==> flow/design.v <==
package Config;
  parameter int SCRATCHPAD_DEPTH = 2 ** 7;
  parameter int BIAS = 0;
  parameter A_BITWIDTH = 8;
  parameter W_BITWIDTH = 8;
  parameter P_BITWIDTH = 24;
  parameter SMALL_SYS_ROWS = 8;
  parameter SMALL_SYS_COLS = 8;
  parameter CORE_ROWS = 2;
  parameter CORE_COLS = 2;
  parameter int SUPER_SYS_ROWS = CORE_ROWS * SMALL_SYS_ROWS;
  parameter int SUPER_SYS_COLS = SMALL_SYS_COLS * CORE_COLS;
  typedef struct packed {
    logic en, rdwr;
    logic [3:0] mask;
    logic [3:0][7:0] rd_data;
    logic [3:0][7:0] wr_data;
    logic [31:0] addr;
  } dbus_interface;
endpackage : Config
module Load_Ex_controller (
    input  logic        rst,                       
    clk,   
    done_store,   
    store,   
    conf_empty,   
    ready_for_HI,   
    input  logic [ 1:0] mode,                      
    input  logic [31:0] current_addr,              
    tile_B_addr,   
    tile_A_addr,   
    tile_B_stride,   
    tile_A_stride,   
    input  logic [ 4:0] msize,                     
    ksize,   
    nsize,
    output logic        can_store,                 
    interface_rdwr,   
    interface_en,   
    output logic [ 4:0] interface_control,         
    output logic        conf_buff_read_buffered,   
    output logic [31:0] next_addr,                 
    output logic        gen_addr,                  
    output logic        prefetch_done_buffered,
    output logic        prefetch_start,
    output logic        use_store_addr,
    if_en_buffered,
    wfetch_buffered,
    input  logic        gen_addr_store,
    interface_en_store,
    input  logic [ 4:0] interface_control_store,
    input  logic [31:0] next_row_addr_store,
    input  logic        interface_rdwr_store,
    output logic        we_accum_ctrl
);
  logic [2:0] ns, cs;   
  assign use_store_addr = cs == STORE;
  logic conf_buff_read, prefetch_done;   
  logic if_en, wfetch;
  assign conf_buff_read_buffered = conf_buff_read;
  always_ff @(posedge clk) begin : blockName
    prefetch_done_buffered <= prefetch_done;
    if_en_buffered <= if_en;
    wfetch_buffered <= wfetch;
  end
  localparam IDLE = 3'b000;
  localparam PREFETCH = 3'b001;
  localparam COMPUTE = 3'b010;
  localparam STORE = 3'b011;
  localparam CHECK_NEXT = 3'b100;
  localparam FW = 0;
  localparam VW = 1;
  localparam HW = 2;
  localparam IW = 3;
  logic clr_size_counter, en_size_counter, do_read_B, do_read_A;
  logic [31:0] count;
  always_ff @(posedge clk) begin
    if (clr_size_counter) count <= 0;
    else if (en_size_counter) count <= count + 1;
  end
  assign do_read_B = ksize != (count + 1);
  assign do_read_A = msize != (count + 1);
  logic test_gen;
  assign test_gen = gen_addr;
  always_comb begin
    gen_addr = 0;
    clr_size_counter = 0;
    en_size_counter = 0;
    interface_en = 0;
    interface_control = 'x;
    next_addr = 'x;
    interface_rdwr = 0;   
    conf_buff_read = 0;
    prefetch_done = 0;
    if_en = 0;
    wfetch = 0;
    can_store = 0;
    prefetch_start = 0;
    we_accum_ctrl = 0;
    ns = IDLE;
    case (cs)
      IDLE:
      if (conf_empty) begin
        ns = IDLE;
      end else begin
        next_addr = tile_B_addr;
        gen_addr = 1;
        en_size_counter = 1;
        clr_size_counter = 1;
        prefetch_start = 1;
        ns = PREFETCH;
      end
      PREFETCH:
      if (do_read_B) begin
        interface_en = 1;
        interface_control = nsize;
        next_addr = current_addr - tile_B_stride;
        gen_addr = 1;
        en_size_counter = 1;
        wfetch = 1;
        ns = PREFETCH;
      end else begin
        interface_en = 1;
        interface_control = nsize;
        next_addr = tile_A_addr;
        gen_addr = 1;
        en_size_counter = 1;
        clr_size_counter = 1;
        prefetch_done = 1;
        wfetch = 1;
        we_accum_ctrl = 1;
        ns = COMPUTE;
      end
      COMPUTE:
      if (do_read_A) begin
        interface_en = 1;
        interface_control = ksize;
        next_addr = current_addr + tile_A_stride;
        gen_addr = 1;
        en_size_counter = 1;
        if_en = 1;
        ns = COMPUTE;
      end else if (~do_read_A && ~store) begin
        interface_en = 1;
        interface_control = ksize;
        if_en = 1;
        conf_buff_read = 1;
        ns = CHECK_NEXT;
      end else begin
        can_store = 1;
        interface_en = 1;
        interface_control = ksize;
        if_en = 1;
        gen_addr = gen_addr_store;
        next_addr = next_row_addr_store;
        ns = STORE;
      end
      STORE:
      if (done_store) begin
        conf_buff_read = 1;
        interface_en = interface_en_store;
        interface_control = interface_control_store;
        interface_rdwr = interface_rdwr_store;
        can_store = 1;
        ns = IDLE;
      end else begin
        interface_en = interface_en_store;
        interface_control = interface_control_store;
        interface_rdwr = interface_rdwr_store;
        gen_addr = gen_addr_store;
        next_addr = next_row_addr_store;
        ns = STORE;
        can_store = 1;
      end
      CHECK_NEXT:
      if (~ready_for_HI && (mode == HW || mode == IW) && ~conf_empty) begin
        ns = CHECK_NEXT;
      end else if (ready_for_HI && (mode == HW || mode == IW) && ~conf_empty) begin
        interface_en = 0;
        interface_control = nsize;
        next_addr = tile_B_addr;
        gen_addr = 1;
        en_size_counter = 'x;
        clr_size_counter = 1;
        prefetch_start = 1;
        ns = PREFETCH;
      end else if ((mode == FW || mode == VW) && ~conf_empty) begin
        interface_control = ksize;
        next_addr = tile_B_addr;
        gen_addr = 1;
        en_size_counter = 1;
        clr_size_counter = 1;
        prefetch_start = 1;
        ns = PREFETCH;
      end else begin
        ns = IDLE;
      end
    endcase
  end
  always_ff @(posedge clk) begin
    if (rst) cs <= IDLE;   
    else cs <= ns;   
  end
endmodule
# Reports on Load_Ex_controller
# Tool output for the design above, in the order of the flow.
# Lines are those of the file above, counted from 1.
# Operators: Yosys type, input widths -> output width; for muxes data width and select width s.
# Not given: --
[setup] top="Load_Ex_controller" clock_port="clk" lib="sky130hd" corner="tt_025C_1v80"

# After elaboration
# Yosys after proc, flatten, opt, wreduce and memory -nomap, before mapping. Enables and synchronous resets that opt folds into registers are not counted as muxes. Memory bits, and registers merged into a memory's read port (data or address), are not among the register bits. Print and check cells are not counted.
[word_totals] ff_bits=38 inputBits=223
[op_classes] muxes=47 n_logic=4 addsub=3 eq_ne=9 reduce_logical=11
[ops] operator="$mux 32" count=8
[ops] operator="$pmux 32 s5" count=1
[ops] operator="$ne 5x32->1" count=2
[ops] operator="$add 32x1->32 const B" count=1
[ops] operator="$add 32x32->32" count=1
[ops] operator="$sub 32x32->32" count=1
[ops] operator="$mux 1" count=21
[ops] operator="$pmux 5 s4" count=1
[ops] operator="$pmux 3 s5" count=1
[ops] operator="$mux 5" count=3
[ops] operator="$mux 3" count=3
[ops] operator="$pmux 1 s2" count=4
[ops] operator="$logic_and 1x1->1" count=6
[ops] operator="$eq 3x2->1 const B" count=2
[ops] operator="$pmux 1 s5" count=1
[ops] operator="$not 1->1" count=4
[ops] operator="$eq 2x2->1 const B" count=2
[ops] operator="$pmux 1 s4" count=1
[ops] operator="$mux 2" count=2
[ops] operator="$eq 3x1->1 const B" count=1
[ops] operator="$eq 3x3->1 const B" count=1
[ops] operator="$logic_not 3->1" count=1
[ops] operator="$pmux 1 s3" count=1
[ops] operator="$logic_or 1x1->1" count=2
[ops] operator="$eq 2x1->1 const B" count=1
[ops] operator="$logic_not 2->1" count=1
[ops] operator="$reduce_or 2->1" count=1

# Depth
# Yosys ltp: most cells in a row. Word level: on the elaborated netlist, between registers, memories and ports. Mapped: between sequential cells and ports; inverters and the memories' decode and read muxes count.
[logic_depth] ltp_word=7 ABC_AREA=0 depth_mapped=14

# Synthesis result
# Source: synth_stat.txt of the flow (Yosys; design flattened, memories mapped). It holds for the ABC_AREA given above (unset counts as 0); a run with the other value may have another netlist.
[synth_totals] buf_cells=57 synth_area_um2=7439.6 cells=1052 ffs=40
[by_type] type="sky130_fd_sc_hd__dfxtp_1" count=40 type_area_um2=800.768
[by_type] type="sky130_fd_sc_hd__ha_1" count=63 type_area_um2=788.256
[by_type] type="sky130_fd_sc_hd__a21oi_1" count=91 type_area_um2=455.437
[by_type] type="sky130_fd_sc_hd__nand2_1" count=119 type_area_um2=446.678
[by_type] type="sky130_fd_sc_hd__mux2i_1" count=40 type_area_um2=400.384
[by_type] type="sky130_fd_sc_hd__xnor2_1" count=43 type_area_um2=376.611
[by_type] type="sky130_fd_sc_hd__xor2_1" count=30 type_area_um2=262.752
[by_type] type="sky130_fd_sc_hd__nor2_1" count=67 type_area_um2=251.491
[by_type] type="sky130_fd_sc_hd__nand2b_1" count=40 type_area_um2=250.24
[by_type] type="sky130_fd_sc_hd__o21ai_0" count=50 type_area_um2=250.24
[by_type] type="sky130_fd_sc_hd__inv_1" count=57 type_area_um2=213.955
[by_type] type="sky130_fd_sc_hd__nand3_1" count=39 type_area_um2=195.187
[by_type] type="sky130_fd_sc_hd__nand4_1" count=26 type_area_um2=162.656
[by_type] type="sky130_fd_sc_hd__a21o_1" count=21 type_area_um2=157.651
[by_type] type="sky130_fd_sc_hd__a31oi_1" count=24 type_area_um2=150.144
[by_type] type="sky130_fd_sc_hd__a222oi_1" count=14 type_area_um2=140.134
[by_type] type="sky130_fd_sc_hd__a211oi_1" count=15 type_area_um2=112.608
[by_type] type="sky130_fd_sc_hd__clkbuf_1" count=30 type_area_um2=112.608
# Not listed: further types 63, cells in them 243.

# Timing after synthesis
# OpenSTA on the mapped netlist: ideal clock, no wires. The path of least setup slack (recovery checks aside). Input and output delay are each 20% of the period. Register names are those of the netlist, which keeps one name where synthesis merged equal registers.
[synth_path] path_type="input-to-output" startpoint="input current_addr[16]" endpoint="output next_addr[31]" launch_ps=930 n_path_buf=1 out_delay_ps=930 t_arrival_ps=3331 input_delay_ps=930 path_delay_ps=2401 driving_pins=11 slack_ps=389 period_ps=4650 period_less_setup_slack_ps=4261
# "path_delay_ps" is the arrival time less input delay plus setup time.
# A path that ends at an output port has no setup time.
# "driving_pins": output pins that drive a net of the path, with the launching flip-flop's if there is one; two outputs of one cell count as two.
# "period_less_setup_slack_ps" = period - worst setup slack (recovery checks aside). The figure is calculated, with input and output delays left at 20% of the set period.
# Between the ends stands the longest chain of elaborated cells between them, by number of cells; it is not shown to be the way that was timed. Of several equally long chains one is given.
# Each line given opens the expression or statement behind the cell; cells for indexed reads and writes are added by Yosys, which also makes memories of some case tables.
[synth_between] path_cell_list="sky130_fd_sc_hd__ha_1 sky130_fd_sc_hd__clkbuf_1 sky130_fd_sc_hd__a21oi_1 sky130_fd_sc_hd__o21ai_0 sky130_fd_sc_hd__or4_1 sky130_fd_sc_hd__a211o_1 sky130_fd_sc_hd__a311oi_1 sky130_fd_sc_hd__nor2_1 sky130_fd_sc_hd__o41ai_1 sky130_fd_sc_hd__o21ai_0 sky130_fd_sc_hd__o211ai_2" elab_chain_cells=3
[synth_lines] item="from (decl)" line=29 rtl="input  logic [31:0] current_addr,"
[synth_lines] item="$add 32x32->32" line=138 rtl="next_addr = current_addr + tile_A_stride;"
[synth_lines] item="$mux 32" line=135 rtl="if (do_read_A) begin"
[synth_lines] item="$pmux 32 s5" line=101 rtl="case (cs)"
[synth_lines] item="to (decl)" line=42 rtl="output logic [31:0] next_addr,"

# Path in the finished layout
# Path of least setup slack in the final report of entry A (OpenROAD, finished layout, wires in). Where an end is a register, its clock arrival counts in the times.
# The report prints the path's times to 10 ps; the period is as set.
[layout_path] path_type="input-to-output" startpoint="input current_addr[16]" endpoint="output next_addr[23]" n_path_buf=4 driving_pins=14 period_ps=3620 input_delay_ps=720 out_delay_ps=720 launch_ps=720 slack_ps=-1450 t_arrival_ps=4350
# Between the ends stands the longest chain of elaborated cells between them, by number of cells; it is not shown to be the way that was timed. Of several equally long chains one is given.
[layout_between] path_cell_list="sky130_fd_sc_hd__buf_2 sky130_fd_sc_hd__ha_4 sky130_fd_sc_hd__a21oi_2 sky130_fd_sc_hd__buf_4 sky130_fd_sc_hd__buf_4 sky130_fd_sc_hd__o21bai_1 sky130_fd_sc_hd__a2111oi_0 sky130_fd_sc_hd__o41ai_1 sky130_fd_sc_hd__a21oi_1 sky130_fd_sc_hd__o21ai_0 sky130_fd_sc_hd__xor2_1 sky130_fd_sc_hd__a22oi_2 sky130_fd_sc_hd__a21oi_2 sky130_fd_sc_hd__buf_2" elab_chain_cells=3
[layout_lines] item="from (decl)" line=29 rtl="input  logic [31:0] current_addr,"
[layout_lines] item="$add 32x32->32" line=138 rtl="next_addr = current_addr + tile_A_stride;"
[layout_lines] item="$mux 32" line=135 rtl="if (do_read_A) begin"
[layout_lines] item="$pmux 32 s5" line=101 rtl="case (cs)"
[layout_lines] item="to (decl)" line=42 rtl="output logic [31:0] next_addr,"

# Measured results for Load_Ex_controller: 2 stored runs of the Yosys and OpenROAD flow on sky130hd. The settings differ; the order carries no meaning. The constraints put input and output delay at 20% of the set period each and load the outputs with 0.01 pF.
# "clock_period_reached_ps" means the clock period less the worst setup slack. The figure is calculated, with input and output delays left at 20% of the set period.
# "timing.worst_path_ps" = time allowed to the worst setup path (clock period - input delay - output delay, where it has them) - its slack; a late launch clock adds to it, a late capture clock takes from it.
# "power_total_mw" rests on the timing tool's default activity at the inputs, not on a simulated workload.
# "timing.worst_path_ps" is given in steps of 10 ps.
run="entry A" settings period_ns=3.62 CORE_UTILIZATION=42 SETUP_SLACK_MARGIN=-0.02 PLACE_DENSITY=0.85 HOLD_SLACK_MARGIN=0.22 CORE_MARGIN=6 TNS_END_PERCENT=90 GPL_TIMING_DRIVEN=1 GPL_ROUTABILITY_DRIVEN=1 CTS_CLUSTER_SIZE=76 CAP_MARGIN=35 MAX_ROUTING_LAYER="met5" SLEW_MARGIN=20
run="entry A" results timing.worst_path_ps=3620 timing.worst_path_kind="input-to-output" fin_tns_ps=-39094 timing.setup.ws_ps=-1450 clock_period_reached_ps=5070 power_total_mw=3.159 design.die.area_um2=21051.1 final_cell_area_um2=14485.1 timing.hold.ws_ps=516 yosys.chip_area_um2=7439.6 finish.utilization_pct=83.7
run="entry B" settings period_ns=4.57 SETUP_SLACK_MARGIN=-0.07 CAP_MARGIN=20 CORE_MARGIN=2 CORE_UTILIZATION=40 SLEW_MARGIN=20
run="entry B" results timing.worst_path_ps=2800 timing.worst_path_kind="input-to-output" fin_tns_ps=-112 timing.setup.ws_ps=-59 clock_period_reached_ps=4629 power_total_mw=2.187 design.die.area_um2=19706.5 final_cell_area_um2=13076.3 timing.hold.ws_ps=509 yosys.chip_area_um2=7439.6 finish.utilization_pct=72.3
